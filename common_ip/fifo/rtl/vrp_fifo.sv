==> flow/design.v <==
module vrp_fifo #(
    parameter PLD_WIDTH     = 32,
    parameter DEPTH         = 8,
    parameter PNTR_WDITH    = $clog2(DEPTH) 
)(
    input                   clk,
    input                   rst_n,
    input                   vld_s,
    output                  rdy_s,
    input [PLD_WIDTH-1:0]   pld_s, 
    output                  vld_m,
    output [PLD_WIDTH-1:0]  pld_m,
    input                   rdy_m
);
logic [PLD_WIDTH-1:0] mem_r [DEPTH-1:0];
logic [PNTR_WDITH:0] pntr_w;
logic [PNTR_WDITH:0] pntr_r;
logic full, empty;
assign full  = pntr_r=={~pntr_w[PNTR_WDITH],pntr_w[PNTR_WDITH-1:0]};
assign empty = pntr_r==pntr_w;
assign pld_m = mem_r[pntr_r[PNTR_WDITH-1:0]];
assign vld_m = !empty;
always @(posedge clk or negedge rst_n) begin 
    if(~rst_n) pntr_r <= {PNTR_WDITH{1'b0}};
    else if(vld_m&&rdy_m) pntr_r <= pntr_r + 1'b1;
end
assign rdy_s = !full;
always @(posedge clk or negedge rst_n) begin 
    if(~rst_n) pntr_w <= {PNTR_WDITH{1'b0}};
    else if(vld_s&&rdy_s) pntr_w <= pntr_w + 1'b1;
end 
always @(posedge clk) begin 
    if(vld_s&&rdy_s) mem_r[pntr_w] <= pld_s;
end 
endmodule 
# Step by step through the tools: vrp_fifo
# Tool output for the design above, in the order of the flow.
# Lines are those of the file above, counted from 1.
# Operators: Yosys type, input widths -> output width; for muxes data width and select width s.
# Library cell names are shortened.
# The mark -- stands for no value.
dict set report inputs {
  top_module {vrp_fifo}
  clock_port {clk}
  library {sky130hd}
  pvt_corner {tt_025C_1v80}
}

# After elaboration
# Yosys after proc, flatten, opt, wreduce and memory -nomap, before mapping. Enables and synchronous resets that opt folds into registers are not counted as muxes. Memory bits, and registers merged into a memory's read port (data or address), are not among the register bits. Print and check cells are not counted. Equal cells are merged and count once.
# Yosys's memory passes give these memory sizes; they may raise the number of words (mostly to a power of two), join words into wider ones and drop unused or constant bits.
dict set report word_totals {
  regBits 8
  latchBits 0
  ram_bits 256
  romBits 0
  clocked_rd_ports_x_width 0
  memories 1
  output_inout_bits 34
  word_cells 15
}
dict set report classes {
  add_sub_neg 2
  n_mul 0
  n_div 0
  cmp 0
  eq_ne 2
  n_shift 0
  muxes 3
  bitwise 1
  reduce_logical 4
}
# name size width rd write_ports line
set mem_list {}
lappend mem_list {mem_r 8 32 1 1 15} ;# logic [PLD_WIDTH-1:0] mem_r [DEPTH-1:0];
# operator count
set op_table {}
lappend op_table {{$mux 32} 1}
lappend op_table {{$add 4x1->4 const B} 2}
lappend op_table {{$eq 4x4->1} 2}
lappend op_table {{$mux 3} 1}
lappend op_table {{$logic_and 1x1->1} 2}
lappend op_table {{$logic_not 1->1} 2}
lappend op_table {{$not 1->1} 1}
lappend op_table {{$mux 1} 1}

# Logic depth
# Longest topological path by Yosys (ltp), each cell counted once; first at word level (registers and memories cut), then after technology mapping (sequential cells cut; the memories' decode and read muxes count).
dict set report logic_depth {
  depth_word 5
  ABC_AREA 1
  ltp_mapped 9
}

# Mapped cells and area
# Source: synth_stat.txt of the flow (Yosys; design flattened, memories mapped). It holds for the ABC_AREA given above (unset counts as 0); a run with the other value may have another netlist.
# Totals and module areas in this step are rounded.
dict set report mapped {
  cell_count 873
  area_um2 10530
  seq_area_um2 7888
  ffs 264
  buffers 50
}
# type count
set types {}
lappend types {edfxtp_1 256}
lappend types {o21ai_0 159}
lappend types {nor2_1 203}
lappend types {nand2_1 135}
lappend types {dfrtp_1 8}
lappend types {o21ai_1 33}
lappend types {clkbuf_1 24}
lappend types {buf_4 10}
lappend types {nand3_1 11}
lappend types {buf_2 10}
lappend types {inv_1 8}
lappend types {xor2_1 3}
lappend types {ha_1 2}
lappend types {nand2_2 3}
lappend types {buf_1 4}
lappend types {buf_6 1}
lappend types {nor2_4 1}
lappend types {clkbuf_2 1}
lappend types {inv_2 1}

# Worst setup path after synthesis
# OpenSTA on the mapped netlist: ideal clock, no wires. The path of least setup slack (recovery checks aside). Input and output delay are each 20% of the period. Register names are those of the netlist, which keeps one name where synthesis merged equal registers.
dict set report synth_timing {
  path_kind {input to register}
  startpoint {input port vld_s}
  endpoint {memory mem_r[2][0]}
  period_ps 6380
  in_delay_ps 1276
  setup_time_ps 421
  launch_ps 1276
  arrival_time_ps 2774
  path_slack_ps 3185
  delay_ps 1919
  driving_pins 2
  path_buffers 0
  period_less_setup_slack_ps 3195
}
# "delay_ps" = arrival - input delay + setup time.
# "driving_pins": output pins that drive a net of the path, with the launching flip-flop's if there is one; two outputs of one cell count as two.
# "period_less_setup_slack_ps" is the clock period less the worst setup slack; recovery checks do not enter. This is arithmetic on one report: input and output delays are still those of the set period (20% each).
# Between the ends stands the longest chain of elaborated cells between them, by number of cells; it is not shown to be the way that was timed. Of several equally long chains one is given.
# Each line given opens the expression or statement behind the cell; cells for indexed reads and writes are added by Yosys, which also makes memories of some case tables.
# Only ways into the end's enable, where the timed path ends, are counted here.
dict set report synth_via {
  path_cell_list {nand3_1 > nor2_1}
  elab_chain_cells 2
  cells_between 3
}
# element line
set synth_rtl {}
lappend synth_rtl {{start, declared} 8} ;# input                   vld_s,
lappend synth_rtl {{$logic_and 1x1->1} 33} ;# if(vld_s&&rdy_s) mem_r[pntr_w] <= pld_s;
lappend synth_rtl {{$mux 3} 33}
lappend synth_rtl {{end, declared} 15} ;# logic [PLD_WIDTH-1:0] mem_r [DEPTH-1:0];

# Path in the finished layout
# From the final timing report of record 1: the path of least setup slack in the routed layout; clock arrival at registers is part of the times.
# The path's times are printed in steps of 10 ps; the period is the one set.
dict set report layout_timing {
  path_kind {register to output}
  startpoint {register pntr_r[0]}
  endpoint {output port pld_m[12]}
  period_ps 8970
  output_delay_ps 1790
  launch_ps 510
  arrival_time_ps 3510
  path_slack_ps 3670
  driving_pins 8
  path_buffers 2
}
# Between the ends stands the longest chain of elaborated cells between them, by number of cells; it is not shown to be the way that was timed. Of several equally long chains one is given.
# The chain passes a memory read, where the word-level depth is cut; so it can be longer than that depth.
dict set report layout_via {
  path_cell_list {dfrtp_4 > clkinv_2 > buf_4 > o21ai_0 > o21ai_1 > nand2_1 > nand2_1 > clkdlybuf4s50_1}
  elab_chain_cells 1
  cells_between 1
  lines_between 1
}
# element line
set layout_rtl {}
lappend layout_rtl {{start, declared} 17} ;# logic [PNTR_WDITH:0] pntr_r;
lappend layout_rtl {{start, assigned} 24} ;# if(~rst_n) pntr_r <= {PNTR_WDITH{1'b0}};
lappend layout_rtl {{start, assigned} 25} ;# else if(vld_m&&rdy_m) pntr_r <= pntr_r + 1'b1;
lappend layout_rtl {{$mem_v2 8x32} 15} ;# logic [PLD_WIDTH-1:0] mem_r [DEPTH-1:0];
lappend layout_rtl {{end, declared} 12} ;# output [PLD_WIDTH-1:0]  pld_m,

Subject: vrp_fifo on sky130hd, stored results

Hello all,

Measured data: module vrp_fifo, platform sky130hd, 2 stored runs of the flow under differing settings, order arbitrary. Input and output delays are each 20% of the period that was set; the output load is 0.01 pF.
"fin_power_mw": no workload was simulated; the value follows from the tool's default switching activity.
Values from the reports are rounded here.

[flow] record 1: files
==> flow/run.sh <==
#!/bin/bash
# the make line also repeats the synthesis and layout settings of config.mk as NAME=value (left out here)
make -C /OpenROAD-flow-scripts/flow DESIGN_CONFIG=/design/flow/config.mk WORK_HOME=/design/flow/orfs CLKGATE_MAP_FILE= finish
==> flow/config.mk <==
export PLATFORM = sky130hd
export DESIGN_NAME = vrp_fifo
export DESIGN_NICKNAME = vrp_fifo
export VERILOG_FILES = /design/flow/design.v
export SDC_FILE = /design/flow/constraint.sdc
export NUM_CORES = 4
export LEC_CHECK = 0
export ABC_AREA = 1
export CAP_MARGIN = 20
export CORE_MARGIN = 2
export CORE_UTILIZATION = 68
export CTS_CLUSTER_DIAMETER = 231
export GPL_TIMING_DRIVEN = 1
export PLACE_DENSITY_LB_ADDON = 0.14
export SLEW_MARGIN = 20
==> flow/constraint.sdc <==
create_clock -name core_clock -period 8.97 [get_ports {clk}]
set_input_delay 1.7940 -clock core_clock [delete_from_list [all_inputs] [get_ports {clk}]]
set_output_delay 1.7940 -clock core_clock [all_outputs]
set_load 0.01 [all_outputs]

[flow] record 1: metrics
[metrics] yosys.chip_area_um2 = 10530
[metrics] die_footprint_um2 = 16500
[metrics] finish.utilization_pct = 80.7
[metrics] fin_ws_ps = 3666
[metrics] setupTns_ps = 0
[metrics] hold_worst_slack_ps = 536
[metrics] fin_power_mw = 4.137

[flow] record 2: files
==> flow/run.sh <==
#!/bin/bash
# the make line also repeats the synthesis and layout settings of config.mk as NAME=value (left out here)
make -C /OpenROAD-flow-scripts/flow DESIGN_CONFIG=/design/flow/config.mk WORK_HOME=/design/flow/orfs CLKGATE_MAP_FILE= finish
==> flow/config.mk <==
export PLATFORM = sky130hd
export DESIGN_NAME = vrp_fifo
export DESIGN_NICKNAME = vrp_fifo
export VERILOG_FILES = /design/flow/design.v
export SDC_FILE = /design/flow/constraint.sdc
export NUM_CORES = 4
export LEC_CHECK = 0
export ABC_AREA = 0
export CAP_MARGIN = 20
export CELL_PAD_IN_SITES_GLOBAL_PLACEMENT = 2
export CORE_MARGIN = 9
export CORE_UTILIZATION = 20
export GPL_ROUTABILITY_DRIVEN = 1
export GPL_TIMING_DRIVEN = 0
export MAX_ROUTING_LAYER = met5
export PLACE_DENSITY = 0.8
export SLEW_MARGIN = 20
export TNS_END_PERCENT = 60
==> flow/constraint.sdc <==
create_clock -name core_clock -period 4.31 [get_ports {clk}]
set_input_delay 0.8620 -clock core_clock [delete_from_list [all_inputs] [get_ports {clk}]]
set_output_delay 0.8620 -clock core_clock [all_outputs]
set_load 0.01 [all_outputs]

[flow] record 2: metrics
[metrics] yosys.chip_area_um2 = 10380
[metrics] die_footprint_um2 = 60450
[metrics] finish.utilization_pct = 25.7
[metrics] fin_ws_ps = 533
[metrics] setupTns_ps = 0
[metrics] hold_worst_slack_ps = 602
[metrics] fin_power_mw = 9.022

Thanks
